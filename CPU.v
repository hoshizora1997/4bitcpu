==> flow/design.v <==
module ALU(
	input [3:0]IN_A,
	input [3:0]IN_B,
	output [3:0]OUT,
	output C
);
	wire [4:0]SUM;
	assign SUM = IN_A + IN_B;
	assign OUT = SUM[3:0];
	assign C = SUM[4];
endmodule
module CPU(
	input [9:0]SW,
	output [9:0]LEDR,
	input CLOCK_50,
	input [1:0]KEY
);
	wire [3:0]REG_A,REG_B,OUTPUT;
	wire [3:0]LD;
	wire [1:0]SELECT;
	wire [3:0]MUX_OUT;
	wire [3:0]ALU_OUT;
	wire [3:0]ROM_ADDR;
	wire [7:0]ROM_DATA;
	wire ALU_OUT_C,C;
	wire [3:0]INPUT;
	wire [3:0]DEF;
	assign DEF = 4'b0000;
	Register_4bit RegA (CLOCK_50,ALU_OUT,LD[0],~KEY[0],REG_A);
	Register_4bit RegB (CLOCK_50,ALU_OUT,LD[1],~KEY[0],REG_B);
	Register_4bit OutputReg (CLOCK_50,ALU_OUT,LD[2],~KEY[0],OUTPUT);
	Counter_4bit Counter (CLOCK_50,ALU_OUT,LD[3],~KEY[0],ROM_ADDR);
	MUX_4IN_1OUT Mux (REG_A,REG_B,SW[3:0],DEF,SELECT,MUX_OUT);
	ALU Alu (MUX_OUT,ROM_DATA[3:0],ALU_OUT,ALU_OUT_C);
	DFF_1bit Dff (CLOCK_50,ALU_OUT,~KEY[0],C);
	ROM Rom (ROM_ADDR,ROM_DATA);
	Decoder Decoder (ROM_DATA[7:4],C,SELECT,LD);
	assign LEDR[9:6] = OUTPUT[3:0];
	assign LEDR[3:0] = SW[3:0];
	assign LEDR[5:4] = ~KEY[1:0];
endmodule
module Counter_4bit(
	input CLK,
	input [3:0]IN,
	input LD,
	input RESET,
	output [3:0]OUT
);
	reg [3:0]Q;
	always @ (posedge CLK) begin
		if (RESET) begin
			Q <= 4'b0000;
		end else begin
			if (LD) begin
				Q <= IN;
			end else begin
				Q <= Q + 4'b0001;
			end
		end
	end
	assign OUT = Q;
endmodule
module DFF_1bit(
	input CLK,
	input IN,
	input RESET,
	output OUT
);
	reg Q;
	always @ (posedge CLK) begin
		if (RESET) begin
			Q <= 1'b0;
		end else begin
			Q <= IN;
		end
	end
	assign OUT = Q;
endmodule
module Decoder(
	input [3:0]IN,
	input C,
	output [1:0]SELECT,
	output [3:0]LD
);
	assign SELECT[1] = IN[1];
	assign SELECT[0] = IN[0] | IN[3];
	assign LD[0] = IN[2] | IN[3];
	assign LD[1] = ~IN[2] | IN[3];
	assign LD[2] = ~(~IN[2] & IN[3]);
	assign LD[3] = (IN[0] | ~C) & IN[2] & IN[3];
endmodule
module MUX_4IN_1OUT(
	input [3:0]IN_A,
	input [3:0]IN_B,
	input [3:0]IN_C,
	input [3:0]IN_D,
	input [1:0]SELECT,
	output [3:0]OUT
);
	reg [3:0]Q;
	always @ (IN_A or IN_B or IN_C or IN_D or SELECT) begin
		case(SELECT[1:0])
			2'b00:Q <= IN_A;
			2'b01:Q <= IN_B;
			2'b10:Q <= IN_C;
			2'b11:Q <= IN_D;
		endcase
	end
	assign OUT = Q;
endmodule
module ROM(
	input [3:0]ADDR,
	output [7:0]DATA
);
	reg [7:0]Q;
	always @ (ADDR) begin
		case(ADDR)
			4'b0000: Q <= 8'b10110111; 
			4'b0001: Q <= 8'b00000001; 
			4'b0010: Q <= 8'b11100001; 
			4'b0011: Q <= 8'b00000001; 
			4'b0100: Q <= 8'b11100011; 
			4'b0101: Q <= 8'b10110110; 
			4'b0110: Q <= 8'b00000001;
			4'b0111: Q <= 8'b11100110;
			4'b1000: Q <= 8'b00000001;
			4'b1001: Q <= 8'b11101000;
			4'b1010: Q <= 8'b10110000;
			4'b1011: Q <= 8'b10110100;
			4'b1100: Q <= 8'b00000001;
			4'b1101: Q <= 8'b11101010;
			4'b1110: Q <= 8'b10111000;
			4'b1111: Q <= 8'b11110000;
		endcase
	end
	assign DATA = Q;
endmodule
module Register_4bit(
	input CLK,
	input [3:0]D,
	input LD,
	input RESET,
	output [3:0]OUT
);
	reg [3:0]Q;
	always @ (posedge CLK) begin
		if(RESET) begin
			Q <= 4'b0000;
		end else begin
			if(~LD) begin
				Q <= D;
			end
		end
	end
	assign OUT = Q;
endmodule
======== Reports on CPU ========
The steps from the RTL of CPU to its reports follow in flow order.
Line numbers count from 1 in the design file above.
Cell names lack the library's common part.
A cell with -- has no value.
design
  top module .............................. CPU
  clock input ............................. CLOCK_50
  library ................................. sky130hd
  corner .................................. tt_025C_1v80

======== Elaborated design ========
Source: Yosys, flattened and elaborated, memories not mapped. Widths are those after wreduce. Print and check cells do not count. Equal cells are merged and count once.
Yosys's memory passes give these memory sizes; they may raise the number of words (mostly to a power of two), join words into wider ones and drop unused or constant bits.
bit counts
  register bits after elaboration ......... 17
  memory bits (read-only) ................. 128
  clocked read ports x word width ......... 8
  memories kept ........................... 1
  input port bits ......................... 13
  output and inout port bits .............. 10
  elaborated cells ........................ 25
cells by class
  $add $sub $neg .......................... 2
  equal/unequal tests ..................... 3
  multiplexer cells ....................... 3
  bitwise logic cells ..................... 10
  reductions and logical operators ........ 1
memory list
  name              words  bits a word  read ports  wr ports  line  RTL
  (name not given)  16     8            1           0         117   case(ADDR)
operators by type and width
  cell                                          number
  case mux 4 bit (select 4 bit)                 1
  two-way mux 4 bit                             2
  bitwise OR 1 bit                              4
  equality test 2 bit with constant B           2
  adder 4 x 1 -> 4 bit with constant B          1
  adder 4 bit                                   1
  bitwise AND 1 bit                             3
  NOT 1 bit                                     2
  equality test 2 x 1 -> 1 bit with constant B  1
  NOT 2 bit                                     1
  zero test 2 bit                               1

======== Logic depth ========
Yosys ltp: most cells in a row. Word level: on the elaborated netlist, between registers, memories and ports. Mapped: between sequential cells and ports; inverters and the memories' decode and read muxes count.
depth
  word-level depth ........................ 6
  ABC_AREA ................................ 1
  depth in mapped cells ................... 16
  mapped depth without buffers ............ 16

======== Mapped cells and area ========
Source: synth_stat.txt of the flow (Yosys; design flattened, memories mapped). It holds for the ABC_AREA given above (unset counts as 0); a run with the other value may have another netlist.
synthesis totals
  cell count .............................. 196
  mapped area ............................. 1426.4 um^2
  area of sequential cells ................ 480.5 um^2
  flip-flops .............................. 24
  buffers ................................. 5
cells by type
  cell     number  area in all (um^2)
  dfxtp_1  24      480.461
  nand2_1  46      172.666
  ha_1     11      137.632
  inv_1    29      108.854
  nand3_1  18      90.086
  o21ai_0  13      65.062
  nor2_1   15      56.304
  a21oi_1  9       45.043
  nand2_2  6       37.536
  nand3_4  2       35.034
  nand2_4  3       33.782
  buf_4    4       30.029
  nor2_4   2       22.522
  fa_1     1       20.019
  nand3_2  2       20.019
  a21oi_4  1       16.266
  inv_2    3       11.261
  nor3_2   1       10.01
Not listed: further types 6, cells in them 6.

======== Path before layout ========
Path of least setup slack by OpenSTA after synthesis, without wires, with an ideal clock, recovery checks aside; 20% of the period is set as input and as output delay. Where synthesis merged equal registers, the netlist keeps one of their names.
timing path post-synthesis
  kind .................................... flip-flop to flip-flop
  start ................................... register (name not given)
  end ..................................... register (name not given)
  clock period ............................ 3130 ps
  library setup time ...................... 64 ps
  launch time at the first pin ............ 0 ps
  data arrival time ....................... 2284 ps
  required time ........................... 3066 ps
  setup slack ............................. 782 ps
  delay of the path ....................... 2348 ps
  stages on the path ...................... 15
  buffers on the path ..................... 0
  period reached after synthesis .......... 2348 ps
"delay of the path" = arrival - input delay + setup time.
"stages on the path" counts driving pins, that of a launching flip-flop among them; a cell with two outputs on the path counts twice.
"period reached after synthesis" = period - worst setup slack (recovery checks aside). The figure is calculated, with input and output delays left at 20% of the set period.
Between the ends stands the longest chain of elaborated cells between them, by number of cells; it is not shown to be the way that was timed. Of several equally long chains one is given.
A line is the first line of the expression or statement that the cell stems from. Yosys adds cells for indexed reads and writes and turns some case tables into memories.
on the way, post-synthesis
  path through ............................ dfxtp_1 > inv_1 > nand3_1 > nand2_1 > ha_1 > inv_1 > fa_1 > inv_1 > nor2_1 > nor3_2 > inv_1 > ha_1 > o21ai_1 > inv_1 > nor2_1
  cells in the longest elaborated chain ... 5
  elaborated cells on any way between the ends .. 8
  source lines of those cells ............. 3
  classes of those cells .................. add/sub: 1; eq/ne: 3; mux: 3; reduce/logical: 1
RTL lines, path post-synthesis
  element                        line  RTL
  equality test 2 bit            102   case(SELECT[1:0])
  case mux 4 bit (select 4 bit)  102
  adder 4 bit                    8     assign SUM = IN_A + IN_B;
  two-way mux 4 bit              54    if (LD) begin
  two-way mux 4 bit              --

Ticket comment

CPU on sky130hd: 2 stored runs with different settings, listed in no order. Input and output delays are each 20% of the period that was set; the output load is 0.01 pF.

======== run 1 ========
==> flow/run.sh <==
#!/bin/bash
# the make line also repeats the synthesis and layout settings of config.mk as NAME=value (left out here)
make -C /OpenROAD-flow-scripts/flow DESIGN_CONFIG=/design/flow/config.mk WORK_HOME=/design/flow/orfs CLKGATE_MAP_FILE= finish
==> flow/config.mk <==
export PLATFORM = sky130hd
export DESIGN_NAME = CPU
export DESIGN_NICKNAME = CPU
export VERILOG_FILES = /design/flow/design.v
export SDC_FILE = /design/flow/constraint.sdc
export NUM_CORES = 4
export LEC_CHECK = 0
export ABC_AREA = 1
export CAP_MARGIN = 20
export CELL_PAD_IN_SITES_DETAIL_PLACEMENT = 1
export CELL_PAD_IN_SITES_GLOBAL_PLACEMENT = 2
export CORE_ASPECT_RATIO = 1.23
export CORE_MARGIN = 2
export CORE_UTILIZATION = 54
export CTS_CLUSTER_DIAMETER = 94
export GPL_ROUTABILITY_DRIVEN = 0
export HOLD_SLACK_MARGIN = 0.08
export SETUP_SLACK_MARGIN = -0.19
export SLEW_MARGIN = 0
==> flow/constraint.sdc <==
create_clock -name core_clock -period 2.1 [get_ports {CLOCK_50}]
set_input_delay 0.4200 -clock core_clock [delete_from_list [all_inputs] [get_ports {CLOCK_50}]]
set_output_delay 0.4200 -clock core_clock [all_outputs]
set_load 0.01 [all_outputs]

-------- run 1 --------
  no final report: placement broke off with GPL-0301

======== run 2 ========
==> flow/run.sh <==
#!/bin/bash
# the make line also repeats the synthesis and layout settings of config.mk as NAME=value (left out here)
make -C /OpenROAD-flow-scripts/flow DESIGN_CONFIG=/design/flow/config.mk WORK_HOME=/design/flow/orfs CLKGATE_MAP_FILE= finish
==> flow/config.mk <==
export PLATFORM = sky130hd
export DESIGN_NAME = CPU
export DESIGN_NICKNAME = CPU
export VERILOG_FILES = /design/flow/design.v
export SDC_FILE = /design/flow/constraint.sdc
export NUM_CORES = 4
export LEC_CHECK = 0
export ABC_AREA = 1
export CAP_MARGIN = 20
export CELL_PAD_IN_SITES_DETAIL_PLACEMENT = 2
export CELL_PAD_IN_SITES_GLOBAL_PLACEMENT = 0
export CORE_ASPECT_RATIO = 1.5
export CORE_MARGIN = 4
export CORE_UTILIZATION = 69
export GPL_ROUTABILITY_DRIVEN = 0
export MAX_ROUTING_LAYER = met4
export PLACE_DENSITY = 0.51
export SETUP_SLACK_MARGIN = 1.34
export SLEW_MARGIN = 20
export TNS_END_PERCENT = 70
==> flow/constraint.sdc <==
create_clock -name core_clock -period 5.21 [get_ports {CLOCK_50}]
set_input_delay 1.0420 -clock core_clock [delete_from_list [all_inputs] [get_ports {CLOCK_50}]]
set_output_delay 1.0420 -clock core_clock [all_outputs]
set_load 0.01 [all_outputs]

-------- run 2 --------
  no final report: placement broke off with DPL-0033
